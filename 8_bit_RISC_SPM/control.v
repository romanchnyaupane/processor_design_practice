==> flow/design.v <==
module control_unit(
    in_clk, in_rst, reg_rd_en, reg_wr_en, pc_rd_en, pc_wr_en, pc_cnt, pc_dir,
    ir_rd_en, ir_wr_en, mux_1_sel, reg_y_wr_en, mem_rd_en, mem_wr_en, z_flag_in,
    mux_2_sel, addr_wr_en, tsb_1_en, tsb_2_en, instr
);
input wire in_clk, in_rst;
input wire [7:0] instr;
input wire z_flag_in;
output reg pc_rd_en, pc_wr_en, pc_cnt, pc_dir, ir_rd_en, ir_wr_en, reg_y_wr_en;
output reg mem_rd_en, mem_wr_en;
output reg [3:0] reg_rd_en, reg_wr_en;
output wire [1:0] mux_2_sel;
output wire [2:0] mux_1_sel;
output reg tsb_1_en, tsb_2_en, addr_wr_en;
wire [3:0] opcode;
wire [1:0] src_reg, dst_reg;
parameter s1 = 4'd1;  
parameter s2 = 4'd2;  
parameter s3 = 4'd3;  
parameter s4 = 4'd4;  
parameter s5 = 4'd5;  
parameter s6 = 4'd6;  
parameter s7 = 4'd7;
parameter s8 = 4'd8;
parameter s9 = 4'd9;
parameter s10 = 4'd10;
parameter s11 = 4'd11;
parameter s12 = 4'd12;
reg [3:0] state, next_state;
reg sel_alu, sel_bus_1, sel_bus_2;
assign opcode = instr[7:4];
assign src_reg = instr[3:2];
assign dst_reg = instr[1:0];
assign mux_1_sel = reg_rd_en[0] ? 0 :
                   reg_rd_en[1] ? 1 :
                   reg_rd_en[2] ? 2 :
                   reg_rd_en[3] ? 3 :
                   pc_rd_en     ? 4 :
                   3'b1xx;
assign mux_2_sel = sel_alu? 0 : sel_bus_1? 1 : mem_rd_en? 2 : 2'b1x;
always @ ( posedge in_clk) begin
    if (in_rst) state <= s1; else state <= next_state;
end
always @ (state or opcode or src_reg or dst_reg or z_flag_in) begin
    reg_rd_en = 0; reg_wr_en = 0;  pc_rd_en = 0;  pc_wr_en = 0;  pc_cnt = 0;
    pc_dir = 0; ir_rd_en = 0;  ir_wr_en = 0;  reg_y_wr_en = 0; 
    mem_rd_en = 0;  mem_wr_en = 0; addr_wr_en = 0;
    tsb_1_en = 1; tsb_2_en = 1;
    sel_bus_1 = 0; sel_bus_2 = 0; sel_alu = 0;
    case(state)
        s1: next_state = s2;
        s2: begin
                pc_rd_en = 1;
                addr_wr_en = 1;
                sel_bus_1 = 1;
                tsb_1_en = 1;
                tsb_2_en = 1;
                next_state = s3;
            end
        s3: begin
                ir_wr_en = 1;
                mem_rd_en = 1;
                tsb_2_en = 1;
                pc_cnt = 1;
                next_state = s4;
            end
        s4: begin 
                ir_rd_en = 1;
                case(opcode) 
                    4'b0000: next_state = s2;            
                    4'b0001, 4'b0010, 4'b0011: begin     
                        reg_y_wr_en = 1;
                        sel_bus_1 = 1;
                        next_state = s5;
                        case(dst_reg) 
                            2'b00: reg_rd_en[0] = 1;
                            2'b01: reg_rd_en[1] = 1;
                            2'b10: reg_rd_en[2] = 1;
                            2'b11: reg_rd_en[3] = 1;
                            default: reg_rd_en = 0;
                        endcase
                    end
                    4'b0100: begin  
                        case (src_reg) 
                            2'b00: reg_rd_en[0] = 1;
                            2'b01: reg_rd_en[1] = 1;
                            2'b10: reg_rd_en[2] = 1;
                            2'b11: reg_rd_en[3] = 1;
                            default: reg_rd_en = 0;
                        endcase
                        sel_alu = 1;
                        next_state = s2;
                        case (dst_reg) 
                            2'b00: reg_wr_en[0] = 1;
                            2'b01: reg_wr_en[1] = 1;
                            2'b10: reg_wr_en[2] = 1;
                            2'b11: reg_wr_en[3] = 1;
                            default: reg_wr_en = 0;
                        endcase
                    end
                    4'b0101: begin      
                        pc_rd_en = 1;
                        sel_bus_1 = 1;
                        addr_wr_en = 1;
                        next_state = s6;    
                    end
                    4'b0110: begin      
                        pc_rd_en = 1;
                        sel_bus_1 = 1;
                        addr_wr_en = 1;
                        next_state = s8;      
                    end 
                    4'b0111: begin      
                        pc_rd_en = 1;
                        sel_bus_1 = 1;
                        addr_wr_en = 1;
                        next_state = s10;
                    end
                    4'b1000: if(z_flag_in) begin      
                        pc_rd_en = 1;
                        sel_bus_1 = 1;
                        addr_wr_en = 1;
                        next_state = s10;
                    end else begin
                        pc_cnt = 1;
                        next_state = s2;
                    end
                    default: next_state = s12;    
                endcase
            end
        s5: begin            
                sel_alu = 1;
                tsb_1_en = 1;
                tsb_2_en = 1;
                next_state = s2;         
                case (src_reg) 
                2'b00: reg_rd_en[0] = 1; 
                2'b01: reg_rd_en[1] = 1; 
                2'b10: reg_rd_en[2] = 1; 
                2'b11: reg_rd_en[3] = 1; 
                default: reg_rd_en = 0;
                endcase
                case (dst_reg) 
                2'b00: reg_wr_en[0] = 1;
                2'b01: reg_wr_en[1] = 1;
                2'b10: reg_wr_en[2] = 1;
                2'b11: reg_wr_en[3] = 1;
                default: reg_wr_en[0] = 0;
                endcase
            end
        s6: begin            
                mem_rd_en = 1;
                pc_cnt = 1;
                next_state = s7;        
                addr_wr_en = 1;
            end
        s7: begin            
                mem_rd_en = 1;
                next_state = s2;
                case (dst_reg) 
                    2'b00: reg_wr_en[0] = 1;
                    2'b01: reg_wr_en[1] = 1;
                    2'b10: reg_wr_en[2] = 1;
                    2'b11: reg_wr_en[3] = 1;
                    default: reg_wr_en = 0;
                endcase
            end
        s8: begin    
                mem_rd_en = 1;
                pc_cnt = 1;
                addr_wr_en = 1;
                next_state = s9;
            end
        s9: begin  
                mem_wr_en = 1;
                next_state = s2;
                case(src_reg) 
                    2'b00: reg_rd_en[0] = 1;
                    2'b01: reg_rd_en[1] = 1;
                    2'b10: reg_rd_en[2] = 1;
                    2'b11: reg_rd_en[3] = 1;
                    default: reg_rd_en = 0;
                endcase
            end    
        s10: begin    
                mem_rd_en = 1;   
                addr_wr_en = 1;
                next_state = s9;
            end
        s11: begin  
                mem_rd_en = 1;
                pc_wr_en = 1;
                next_state = s2;
            end
        s12: next_state = s12;  
        default: next_state = s1;
    endcase
end
endmodule
### From RTL to reports: control_unit

The steps from the RTL of control_unit to its reports follow in flow order.
Lines are those of the file above, counted from 1.
Operators: Yosys type, input widths -> output width; for muxes data width and select width s.
A cell with - has no value.

| inputs | value |
|---|---|
| top module | control_unit |
| clock | in_clk |
| standard-cell library | sky130hd |
| library corner | tt_025C_1v80 |

### Word-level counts

Counts by Yosys on the flattened word-level netlist (proc, flatten, opt, wreduce; memories kept). Register bits leave out memories and registers merged into their read ports (data or address); mux counts leave out enables and synchronous resets folded into registers. Print and check cells are left out. Cells with the same type and inputs are merged into one.

| word-level totals | value |
|---|---|
| input port bits | 11 |
| flip-flop bits (word level) | 4 |

| cells by class | value |
|---|---|
| reductions and logical operators | 22 |
| equality and inequality tests | 26 |
| multiplexer cells | 41 |

Operators with widths:

| cell | number |
|---|---|
| $reduce_or 3->1 | 11 |
| $eq 4x3->1 const B | 8 |
| $pmux 1 s2 | 15 |
| $pmux 4 s7 | 1 |
| $eq 4x4->1 const B | 6 |
| $pmux 4 s6 | 1 |
| $pmux 4 s2 | 3 |
| $eq 4x2->1 const B | 4 |
| $reduce_or 6->1 | 2 |
| $mux 1 | 12 |
| $mux 3 | 4 |
| $eq 2x2->1 const B | 4 |
| $reduce_or 2->1 | 4 |
| $eq 4x1->1 const B | 2 |
| $mux 4 | 2 |
| $mux 2 | 3 |
| $reduce_or 5->1 | 1 |
| $eq 2x1->1 const B | 2 |
| $logic_not 2->1 | 2 |
| $logic_not 4->1 | 1 |
| $reduce_or 4->1 | 1 |

### Depth

Yosys ltp: most cells in a row. Word level: on the elaborated netlist, between registers, memories and ports. Mapped: between sequential cells and ports; inverters and the memories' decode and read muxes count.

| depth | value |
|---|---|
| depth after elaboration | 9 |
| ABC_AREA | 0 |
| gate-level depth with buffers | 5 |
| gate-level depth less buffers | 4 |

### Synthesis result

Source: synth_stat.txt of the flow (Yosys; design flattened, memories mapped). It holds for the ABC_AREA given above (unset counts as 0); a run with the other value may have another netlist.

Cell types:

| type | number | area in all (um^2) |
|---|---|---|
| sky130_fd_sc_hd__dfxtp_1 | 10 | 200.192 |
| sky130_fd_sc_hd__nor2b_1 | 9 | 56.304 |
| sky130_fd_sc_hd__buf_4 | 4 | 30.029 |
| sky130_fd_sc_hd__nor2_1 | 8 | 30.029 |
| sky130_fd_sc_hd__nor3_1 | 6 | 30.029 |
| sky130_fd_sc_hd__nand2_1 | 6 | 22.522 |
| sky130_fd_sc_hd__a32o_1 | 2 | 20.019 |
| sky130_fd_sc_hd__a21o_1 | 2 | 15.014 |
| sky130_fd_sc_hd__a21oi_1 | 3 | 15.014 |
| sky130_fd_sc_hd__nand3_1 | 3 | 15.014 |
| sky130_fd_sc_hd__nor3b_1 | 2 | 15.014 |
| sky130_fd_sc_hd__o21ai_0 | 3 | 15.014 |
| sky130_fd_sc_hd__nand2b_4 | 1 | 13.763 |
| sky130_fd_sc_hd__nor2b_4 | 1 | 13.763 |
| sky130_fd_sc_hd__a211oi_2 | 1 | 12.512 |
| sky130_fd_sc_hd__nand2b_1 | 2 | 12.512 |
| sky130_fd_sc_hd__inv_1 | 3 | 11.261 |
| sky130_fd_sc_hd__nor3_2 | 1 | 10.01 |

Not listed: further types 14, cells in them 15.

| mapped netlist | value |
|---|---|
| cell area after synthesis | 0.0006444 mm^2 |
| cells in the netlist | 82 |
| sequential part of the area | 0.0002002 mm^2 |
| buffers | 6 |
| flip-flops | 10 |

### Timing after synthesis

OpenSTA on the mapped netlist: ideal clock, no wires. The path of least setup slack (recovery checks aside). Input and output delay are each 20% of the period. Register names are those of the netlist, which keeps one name where synthesis merged equal registers.

| path post-synthesis | value |
|---|---|
| kind | reg2out |
| start | register state |
| end | output mux_1_sel[0] |
| path buffers | 0 |
| delay of the path | 1427 ps |
| time at the first pin | 0 ps |
| data arrival time | 1427 ps |
| driving pins on the path | 5 |
| period | 1820 ps |
| data required time | 1456 ps |
| path slack | 29 ps |
| period reached after synthesis | 1791 ps |

"delay of the path" is the arrival time less input delay plus setup time.
At an output port there is no setup time.
"driving pins on the path": output pins that drive a net of the path, with the launching flip-flop's if there is one; two outputs of one cell count as two.
"period reached after synthesis" = period - worst setup slack (recovery checks aside). The figure is calculated, with input and output delays left at 20% of the set period.
Where an end lacks its bit number, it is one bit of the signal, or one of the new flip-flops if synthesis recoded a state register.

| on the way, post-synthesis | value |
|---|---|
| cells stage by stage | sky130_fd_sc_hd__dfxtp_1 sky130_fd_sc_hd__nor3b_1 sky130_fd_sc_hd__a211oi_2 sky130_fd_sc_hd__a211oi_1 sky130_fd_sc_hd__a2bb2oi_1 |

Ends and longest elaborated chain, post-synthesis:

| item | line | RTL |
|---|---|---|
| start, declared | 29 | `reg [3:0] state, next_state;` |
| start, assigned | 42 | `if (in_rst) state <= s1; else state <= next_state;` |
| end, declared | 13 | `output wire [2:0] mux_1_sel;` |

No chain of elaborated cells between the ends is given.

### Worst path after layout

From the final timing report of stored run 1: the path of least setup slack in the routed layout; clock arrival at registers is part of the times.
The report prints the path's times to 10 ps; the period is as set.

| path post-layout | value |
|---|---|
| kind | in2out |
| start | input instr[5] |
| end | output addr_wr_en |
| period | 2440 ps |
| path buffers | 2 |
| data arrival time | 1760 ps |
| driving pins on the path | 6 |
| time at the first pin | 490 ps |
| path slack | 190 ps |
| data required time | 1950 ps |

Between the ends stands the longest chain of elaborated cells between them, by number of cells; it is not shown to be the way that was timed. Of several equally long chains one is given.
Each line given opens the expression or statement behind the cell; cells for indexed reads and writes are added by Yosys, which also makes memories of some case tables.

| on the way, post-layout | value |
|---|---|
| cells stage by stage | sky130_fd_sc_hd__buf_6 sky130_fd_sc_hd__o21ba_4 sky130_fd_sc_hd__a32o_1 sky130_fd_sc_hd__a21o_1 sky130_fd_sc_hd__or4_1 sky130_fd_sc_hd__buf_2 |
| length of the longest elaborated chain | 4 |

Ends and longest elaborated chain, post-layout:

| item | line | RTL |
|---|---|---|
| start, declared | 7 | `input wire [7:0] instr;` |
| $eq 4x3->1 | 69 | `case(opcode)` |
| $reduce_or 3->1 | - |  |
| $pmux 1 s2 | 69 |  |
| $pmux 1 s2 | 50 | `case(state)` |
| end, declared | 14 | `output reg tsb_1_en, tsb_2_en, addr_wr_en;` |

Data sheet: physical implementation of control_unit

control_unit through Yosys and OpenROAD on sky130hd: 2 stored runs, unordered, with their settings and measured results. The constraints put input and output delay at 20% of the set period each and load the outputs with 0.01 pF.
"period reached" means the clock period less the worst setup slack. The figure is calculated, with input and output delays left at 20% of the set period.
"time used up by the worst setup path" means the part of the period allowed to the worst setup path (the constraints hold back 20% at inputs and 20% at outputs) less its slack; where the path has registers, the arrival times of their clocks count too.
"power consumption" is the tool's figure for a default switching activity; nothing was simulated.
"time used up by the worst setup path" is known to 10 ps.

#### Stored run 1

| setting | value |
|---|---|
| period_ns | `2.44` |
| CORE_UTILIZATION | `46` |
| SETUP_SLACK_MARGIN | `0.38` |
| PLACE_DENSITY | `0.45` |
| GPL_TIMING_DRIVEN | `1` |
| GPL_ROUTABILITY_DRIVEN | `0` |
| MAX_ROUTING_LAYER | `met4` |
| CAP_MARGIN | `20` |
| CORE_MARGIN | `2` |
| SLEW_MARGIN | `20` |

| result | value |
|---|---|
| period reached | 2247 ps |
| standard-cell area of the final layout | 0.0011674 mm^2 |
| worst-case hold slack | 493 ps |
| power consumption | 0.000375 W |
| utilization after routing | 89.7% |
| setup slack of the worst path | 193 ps |
| die outline area | 0.001716 mm^2 |
| final setup TNS | 0 ps |
| netlist area reported by Yosys | 0.0006444 mm^2 |
| time used up by the worst setup path | 1270 ps |
| class of the worst setup path | in2out |

#### Stored run 2

| setting | value |
|---|---|
| period_ns | `1.25` |
| CORE_UTILIZATION | `54` |
| SETUP_SLACK_MARGIN | `-0.03` |
| HOLD_SLACK_MARGIN | `-0.04` |
| CELL_PAD_IN_SITES_DETAIL_PLACEMENT | `1` |
| TNS_END_PERCENT | `70` |
| GPL_TIMING_DRIVEN | `1` |
| MIN_ROUTING_LAYER | `met1` |
| MAX_ROUTING_LAYER | `met5` |
| CAP_MARGIN | `20` |
| CORE_MARGIN | `2` |
| SLEW_MARGIN | `20` |

Unfinished; error DPL-0038 in placement.
