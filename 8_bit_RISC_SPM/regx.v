==> flow/design.v <==
module register(reg_in, reg_out, reg_rd_en, reg_wr_en, reg_rst, reg_clk);
input wire [7:0] reg_in;
input wire reg_rd_en, reg_wr_en, reg_rst, reg_clk;
output reg [7:0] reg_out;
reg [7:0] register;
always @(posedge reg_clk or posedge reg_rst) begin
    if (reg_rst) register <= 8'b0;
    else begin
        if(reg_wr_en) register <= reg_in;
    end
end
always @(*) begin
    if(reg_rd_en) reg_out = register;
    else reg_out = 8'b0;
end
endmodule
module register_bank(reg_in, reg_out, reg_rd_en, reg_wr_en, reg_rst, reg_clk);
    input wire [7:0] reg_in;
    input wire [3:0] reg_rd_en, reg_wr_en;
    input wire reg_clk, reg_rst;
    output wire [31:0] reg_out;
    genvar i;
    generate for (i=0; i<4; i=i+1) begin :reg_bank 
        register regsiter_bank_inst(
            .reg_in(reg_in),
            .reg_out(reg_out[i*8 +7 : i*8 ]),
            .reg_rd_en(reg_rd_en[i]),
            .reg_wr_en(reg_wr_en[i]),
            .reg_clk(reg_clk),
            .reg_rst(reg_rst)
        );
    end
    endgenerate
endmodule
# From RTL to reports: register_bank
# Tool output for the design above, in the order of the flow.
# Line numbers count from 1 in the design file above.
# Operators: Yosys type, input widths -> output width; for muxes data width and select width s.
# Library cell names are shortened.
# Not given: --
[setup]
top_module = "register_bank"
clock_port = "reg_clk"
library = "sky130hd"
corner = "tt_025C_1v80"

# After elaboration
# Source: Yosys, flattened and elaborated, memories not mapped. Widths are those after wreduce; folded enables and synchronous resets count as part of the registers. Registers that Yosys merges into a memory's read port (data or address) are not register bits. Print and check cells do not count. Equal cells are merged and count once.
[classes]
muxes = 4
[ops]
columns = ["cell", "count"]
rows = [
  ["$mux 8", 4],
]
[bits]
register_bits = 32
inputBits = 18
output_inout_bits = 32
word_cells = 8

# Depth
# Yosys ltp: most cells in a row. Word level: on the elaborated netlist, between registers, memories and ports. Mapped: between sequential cells and ports; inverters and the memories' decode and read muxes count.
[depth]
word_depth = 1
abc_area = 0
depth_mapped = 2
depth_no_buf = 1

# Mapped cells and area
# Source: synth_stat.txt of the flow (Yosys; design flattened, memories mapped). It holds for the ABC_AREA given above (unset counts as 0); a run with the other value may have another netlist.
[by_type]
columns = ["type", "count", "type_area_um2"]
rows = [
  ["dfrtp_1", 32, 800.768],
  ["mux2_4", 32, 480.461],
  ["and2_1", 32, 200.192],
  ["buf_6", 4, 45.043],
  ["inv_1", 1, 3.754],
]
[mapped]
cells = 101
area_um2 = 1530.2
seq_area_um2 = 800.8
ff_cells = 32
n_buf = 4
# By module: a second synthesis without flattening, with its own total; a netlist apart from the flattened one above.
[hier_totals]
cells_unflattened = 104
area_unflattened_um2 = 1541.5
# Each row is one instance without its submodules.
[modules]
columns = ["module", "instances", "cells", "area_um2", "seq_area_um2"]
rows = [
  ["register", 4, 26, 385.4, 200.2],
  ["register_bank", 1, 0, 0.0, 0.0],
]

# Timing after synthesis
# OpenSTA on the mapped netlist: ideal clock, no wires. The path of least setup slack (recovery checks aside). Input and output delay are each 20% of the period. Register names are those of the netlist, which keeps one name where synthesis merged equal registers.
[synth_timing]
path_kind = "input to register"
from = "in reg_wr_en[0]"
to = "reg reg_bank[0].regsiter_bank_inst.register[0]"
period_ns = 1.69
input_delay_ns = 0.338
setup_time_ns = 0.125
launch_ns = 0.338
arrival_ns = 0.755
required_time_ns = 1.565
setup_slack_ns = 0.810
path_delay_ns = 0.542
path_stages = 2
path_buffers = 1
synth_period_reached_ns = 0.88
# "path_delay_ns" is the arrival time less input delay plus setup time.
# "path_stages": output pins that drive a net of the path, with the launching flip-flop's if there is one; two outputs of one cell count as two.
# "synth_period_reached_ns" = period - worst setup slack (recovery checks aside). The figure is calculated, with input and output delays left at 20% of the set period.
[synth_via]
cell_sequence = "buf_6 > mux2_4"
elab_chain_cells = 0
cone_cells = 0
lines_between = 0
[synth_rtl]
columns = ["element", "line_no", "rtl"]
rows = [
  ["from (decl)", 19, "input wire [3:0] reg_rd_en, reg_wr_en;"],
  ["to (assign)", 7, "if (reg_rst) register <= 8'b0;"],
  ["to (assign)", 9, "if(reg_wr_en) register <= reg_in;"],
  ["to (decl)", 5, "reg [7:0] register;"],
]

# Path in the finished layout
# Path of least setup slack in the final report of flow run A (OpenROAD, finished layout, wires in). Where an end is a register, its clock arrival counts in the times.
[layout_timing]
path_kind = "register to output"
from = "reg reg_bank[1].regsiter_bank_inst.register[7]"
to = "out reg_out[15]"
period_ns = 0.77
out_delay_ns = 0.15
launch_ns = 0.35
arrival_ns = 1.07
required_time_ns = 0.62
setup_slack_ns = -0.46
path_stages = 3
path_buffers = 1
# Between the ends stands the longest chain of elaborated cells between them, by number of cells; it is not shown to be the way that was timed. Of several equally long chains one is given.
# Each line given opens the expression or statement behind the cell; cells for indexed reads and writes are added by Yosys, which also makes memories of some case tables.
[layout_via]
cell_sequence = "dfrtp_1 > and2_1 > buf_2"
elab_chain_cells = 1
cone_cells = 1
lines_between = 1
cone_classes = "1 x mux"
[layout_rtl]
columns = ["element", "line_no", "rtl"]
rows = [
  ["from (decl)", 5, "reg [7:0] register;"],
  ["from (assign)", 7, "if (reg_rst) register <= 8'b0;"],
  ["from (assign)", 9, "if(reg_wr_en) register <= reg_in;"],
  ["$mux 8", 13, "if(reg_rd_en) reg_out = register;"],
  ["to (decl)", 21, "output wire [31:0] reg_out;"],
]

# register_bank through Yosys and OpenROAD on sky130hd: 2 stored runs, unordered, with their settings and measured results. The constraints put input and output delay at 20% of the set period each and load the outputs with 0.01 pF.
# "period_less_ws_ns" means the clock period less the worst setup slack. The figure is calculated, with input and output delays left at 20% of the set period.
# "timing.worst_path_ns" is the time allowed to the run's worst setup path (the clock period less input and output delay, where it has them) less its slack. Clock arrival times count: a late capture clock shortens it, a late launch clock lengthens it.
# "fin_power_uw" is the tool's figure for a default switching activity; nothing was simulated.

[[run]]
name = "flow run A"
[run.settings]
period_ns = 0.77
CORE_UTILIZATION = 45
SETUP_SLACK_MARGIN = 0.09
PLACE_DENSITY_LB_ADDON = 0.21
CELL_PAD_IN_SITES_DETAIL_PLACEMENT = 1
ABC_AREA = 0
GPL_TIMING_DRIVEN = 0
GPL_ROUTABILITY_DRIVEN = 0
CTS_CLUSTER_DIAMETER = 179
SLEW_MARGIN = 15
CAP_MARGIN = 20
CORE_MARGIN = 2
[run.results]
post_synth_area_um2 = 1530.2
dieArea_um2 = 3883.2
final_stdcell_area_um2 = 2285.9
utilization_pct = 69.0
final_setup_ws_ns = -0.459
tns_setup_ns = -15.875
timing.hold.ws_ns = 0.127
fin_power_uw = 4174
period_less_ws_ns = 1.229
timing.worst_path_ns = 1.07
path_kind = "register to output"

[[run]]
name = "flow run B"
[run.settings]
period_ns = 0.874
CORE_UTILIZATION = 69
SETUP_SLACK_MARGIN = 0.14
PLACE_DENSITY = 0.49
CORE_ASPECT_RATIO = 0.8
GPL_TIMING_DRIVEN = 0
GPL_ROUTABILITY_DRIVEN = 0
CAP_MARGIN = 20
CORE_MARGIN = 2
SLEW_MARGIN = 20
[run.results]
outcome = "no final report: clock tree synthesis broke off with DPL-0038"
